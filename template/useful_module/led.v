==> flow/design.v <==
`timescale 1ns / 1ps
module led (
    input clk,
 	input st,
 	output [23:0] led,
 	output time_end
    );
	wire clk_bps;
 	counter c(
 		.clk( clk ),
 		.rst( st ),
 		.clk_bps( clk_bps )
 	);
 	flash fl(
 		.clk( clk ),
 		.rst( st ),
 		.clk_bps( clk_bps ),
 		.led( led ),
 		.time_end(time_end)
 	);
endmodule
module flash(
 	 	input clk,
 	 	input rst,
 	 	input clk_bps,
 	 	output reg[23:0]led,
 	 	output reg time_end
 	 	);
		always @( posedge clk, negedge rst )
 	 		if( ~rst ) begin
 	 			led = 24'd1;
 	 			time_end = 0;
 	 	    end
 	 		else if( clk_bps ) begin
 	 		   	if( led != 24'h0 ) begin
 	 		       led = led << 1'b1;
 	 		   	end
 	 		   	else time_end = 1;
 	 		end
endmodule
module counter(
        input clk,
 	 	input rst,
 	 	output clk_bps
 	 	);	
 	 	reg [13:0]cnt_first,cnt_second;
 	 	always @( posedge clk, negedge rst )
 	 	 	if( ~rst )
 	 			cnt_first <= 14'd0;
 	 		else if( cnt_first == 14'd10000 )
 	 			cnt_first <= 14'd0;
 	 		else
 	 			cnt_first <= cnt_first + 1'b1;
 	 	always @( posedge clk, negedge rst )
 	 		if( ~rst )
 	 			cnt_second <= 14'd0;
 	 		else if( cnt_second == 14'd10000 )
 	 			cnt_second <= 14'd0;
 	 		else if( cnt_first == 14'd10000 )
 	 			cnt_second <= cnt_second + 1'b1;
 	 	assign clk_bps = cnt_second == 14'd10000 ? 1'b1 : 1'b0;
endmodule
Reports on led
The steps from the RTL of led to its reports follow in flow order. Line numbers count from 1 in the design file above. A cell with -- has no value.

Design top: led. Clock input: clk. Library: sky130hd. Library corner: tt_025C_1v80.

After elaboration
Source: Yosys, flattened and elaborated, memories not mapped. Widths are those after wreduce. Registers that Yosys merges into a memory's read port (data or address) are not register bits. Print and check cells do not count. Equal cells are merged and count once.

For reductions and logical operators the number is 4. Bitwise gates (word level): 1. Under muxes and demuxes stands 4. The figure for equality and inequality tests is 2. Under add/sub/neg operators stands 2.

Operators with widths (count): 2-to-1 mux 14 bit (3); adder 14 x 1 -> 14 bit (second input constant) (2); equality test 14 bit (second input constant) (2); nonzero test 24 bit (1); AND reduction 2 bit (2); nonzero test 2 bit (1); NOT 1 bit (1); 2-to-1 mux 1 bit (1).

Input port bits: 2. The entry for register bits reads 53. The entry for cells after elaboration reads 17. Under output and inout bits stands 25.

Logic depth
Yosys ltp: most cells in a row. Word level: on the elaborated netlist, between registers, memories and ports. Mapped: between sequential cells and ports; inverters and the memories' decode and read muxes count.

The entry for word-level depth reads 3. Under ABC_AREA stands 0. Mapped depth: 8. Depth with buffers taken out: 6.

After synthesis
Source: synth_stat.txt of the flow (Yosys; design flattened, memories mapped). It holds for the ABC_AREA given above (unset counts as 0); a run with the other value may have another netlist. Totals and module areas in this step are rounded.

For mapped area the number is 2445 um2. Under mapped flip-flops stands 53. Under cell count stands 246.

Cell types: sky130_fd_sc_hd__dfrtp_1 (count 52, total area 1.3E+03 um2); sky130_fd_sc_hd__nand2_1 (count 81, total area 304.042 um2); sky130_fd_sc_hd__xnor2_1 (count 12, total area 105.101 um2); sky130_fd_sc_hd__nand4_1 (count 14, total area 87.584 um2); sky130_fd_sc_hd__ha_1 (count 6, total area 75.072 um2); sky130_fd_sc_hd__mux2i_1 (count 6, total area 60.058 um2); sky130_fd_sc_hd__nor4_1 (count 8, total area 50.048 um2); sky130_fd_sc_hd__nand3_1 (count 9, total area 45.043 um2); sky130_fd_sc_hd__xor2_1 (count 5, total area 43.792 um2); sky130_fd_sc_hd__nor2_1 (count 9, total area 33.782 um2); sky130_fd_sc_hd__and3_1 (count 5, total area 31.28 um2); sky130_fd_sc_hd__and4_1 (count 3, total area 26.275 um2); sky130_fd_sc_hd__clkbuf_1 (count 7, total area 26.275 um2); sky130_fd_sc_hd__dfstp_2 (count 1, total area 26.275 um2); sky130_fd_sc_hd__or4_4 (count 2, total area 22.522 um2); sky130_fd_sc_hd__nor4_4 (count 1, total area 21.27 um2); sky130_fd_sc_hd__and2_1 (count 3, total area 18.768 um2); sky130_fd_sc_hd__inv_1 (count 4, total area 15.014 um2).

Other cell types: 17; their cells: 18. The figures by module come from a second, unflattened synthesis with its own total; it is not the netlist above.

Cell total of the unflattened synthesis: 199. For area (unflattened synthesis) the number is 2432 um2.

Rows give one instance, submodules left out.

By module: counter (instances 1, area 1440 um2, cells 136); flash (instances 1, area 992.2 um2, cells 63); led (instances 1, area 0.0 um2, cells 0).

Worst setup path after synthesis
Path of least setup slack by OpenSTA after synthesis, without wires, with an ideal clock, recovery checks aside; 20% of the period is set as input and as output delay. Where synthesis merged equal registers, the netlist keeps one of their names.

Kind: register -> register. Start: register c.cnt_first[0]. End: register c.cnt_second[9]. The entry for data arrival time reads 1.935 ns. Under clock period stands 2.22 ns. Setup slack: 0.145 ns. Under path delay stands 2.075 ns. The figure for driving pins on the path is 9. Time at the first pin: 0.000 ns. Under synthesis period reached stands 2.075 ns.

"path delay" is the arrival time less input delay plus setup time. "driving pins on the path" counts driving pins, that of a launching flip-flop among them; a cell with two outputs on the path counts twice. "synthesis period reached" is the clock period less the worst setup slack; recovery checks do not enter. This is arithmetic on one report: input and output delays are still those of the set period (20% each). The rows between start and end are the longest chain of elaborated cells between them; the timing report does not say that the signal goes this way. Where chains are equally long, one stands for them. Each line given opens the expression or statement behind the cell; cells for indexed reads and writes are added by Yosys, which also makes memories of some case tables. At most two assigning lines are given for a register; there are more.

Path through: sky130_fd_sc_hd__dfrtp_1 > sky130_fd_sc_hd__clkbuf_1 > sky130_fd_sc_hd__inv_1 > sky130_fd_sc_hd__ha_1 > sky130_fd_sc_hd__nand4bb_1 > sky130_fd_sc_hd__or4_4 > sky130_fd_sc_hd__buf_6 > sky130_fd_sc_hd__o311ai_0 > sky130_fd_sc_hd__o41ai_1. For length of the longest elaborated chain the number is 3. Elaborated cells between the ends (all ways): 4.

RTL lines, path after synthesis: start: declaration (RTL line 46) `reg [13:0]cnt_first,cnt_second;`; start: assignment (RTL line 49) `cnt_first <= 14'd0;`; start: assignment (RTL line 53) `cnt_first <= cnt_first + 1'b1;`; equality test 14 bit (RTL line 59) `else if( cnt_first == 14'd10000 )`; 2-to-1 mux 14 bit (RTL line 59); 2-to-1 mux 14 bit (RTL line 57) `else if( cnt_second == 14'd10000 )`; end: assignment (RTL line 56) `cnt_second <= 14'd0;`; end: assignment (RTL line 60) `cnt_second <= cnt_second + 1'b1;`; end: declaration (RTL line 46).

Timing after layout
Path of least setup slack in the final report of flow run 2 (OpenROAD, finished layout, wires in). Where an end is a register, its clock arrival counts in the times.

Kind: register -> register. Start: register c.cnt_first[0]. End: register c.cnt_second[9]. Under clock period stands 3.46 ns. Setup slack: 1.26 ns. The figure for driving pins on the path is 7. Time at the first pin: 0.30 ns. The entry for data arrival time reads 2.38 ns.

The rows between start and end are the longest chain of elaborated cells between them; the timing report does not say that the signal goes this way. Where chains are equally long, one stands for them. At most two assigning lines are given for a register; there are more.

Path through: sky130_fd_sc_hd__dfrtp_1 > sky130_fd_sc_hd__inv_1 > sky130_fd_sc_hd__ha_1 > sky130_fd_sc_hd__nand4bb_1 > sky130_fd_sc_hd__or4_4 > sky130_fd_sc_hd__o311ai_0 > sky130_fd_sc_hd__o41ai_1. For length of the longest elaborated chain the number is 3. Elaborated cells between the ends (all ways): 4.

RTL lines, path after layout: start: declaration (RTL line 46) `reg [13:0]cnt_first,cnt_second;`; start: assignment (RTL line 49) `cnt_first <= 14'd0;`; start: assignment (RTL line 53) `cnt_first <= cnt_first + 1'b1;`; equality test 14 bit (RTL line 59) `else if( cnt_first == 14'd10000 )`; 2-to-1 mux 14 bit (RTL line 59); 2-to-1 mux 14 bit (RTL line 57) `else if( cnt_second == 14'd10000 )`; end: assignment (RTL line 56) `cnt_second <= 14'd0;`; end: assignment (RTL line 60) `cnt_second <= cnt_second + 1'b1;`; end: declaration (RTL line 46).

--- measured runs ---
Record of 2 stored runs of the RTL-to-layout flow on led, platform sky130hd. The runs are unordered. Constraints: input delay and output delay 20% of the set period each, output load 0.01 pF. By "period reached" is meant the clock period of the run minus its worst setup slack. This is arithmetic on one report: input and output delays are still those of the set period (20% each). "time on the worst setup path" is the time allowed to the run's worst setup path (the clock period less input and output delay, where it has them) less its slack. Clock arrival times count: a late capture clock shortens it, a late launch clock lengthens it. By "total power of the final layout" is meant OpenSTA's value without simulated activity: inputs other than the clock are taken to toggle once in ten clock periods, and the tool carries that through the logic. Values from the reports are rounded here.

Flow run 1 has these settings: period_ns 1.69; CORE_UTILIZATION 67; PLACE_DENSITY_LB_ADDON 0.12; CORE_ASPECT_RATIO 0.57; CAP_MARGIN 15; CORE_MARGIN 2; SLEW_MARGIN 20. Outcome: did not finish, routing stopped with DPL-0038.

Flow run 2 has these settings: period_ns 3.46; CORE_UTILIZATION 30; SETUP_SLACK_MARGIN 0.68; PLACE_DENSITY_LB_ADDON 0.02; HOLD_SLACK_MARGIN 0.01; CORE_ASPECT_RATIO 0.9; CELL_PAD_IN_SITES_GLOBAL_PLACEMENT 2; GPL_ROUTABILITY_DRIVEN 1; CAP_MARGIN 5; SLEW_MARGIN 35; MIN_ROUTING_LAYER met1; MAX_ROUTING_LAYER met4; CORE_MARGIN 2. For the sum of negative setup slack the run shows 0.000 ns. The standard-cell area after layout stands at 2934 um2. For the post-synthesis cell area the run shows 2445 um2. The post-layout utilization reads 36.7%. The smallest setup slack is 1.260 ns. The total power of the final layout stands at 1.081 mW. The time on the worst setup path is 2.20 ns. Critical path type: register -> register. The area of the die reads 8888 um2. The measured period reached is 2.200 ns.
--- end ---
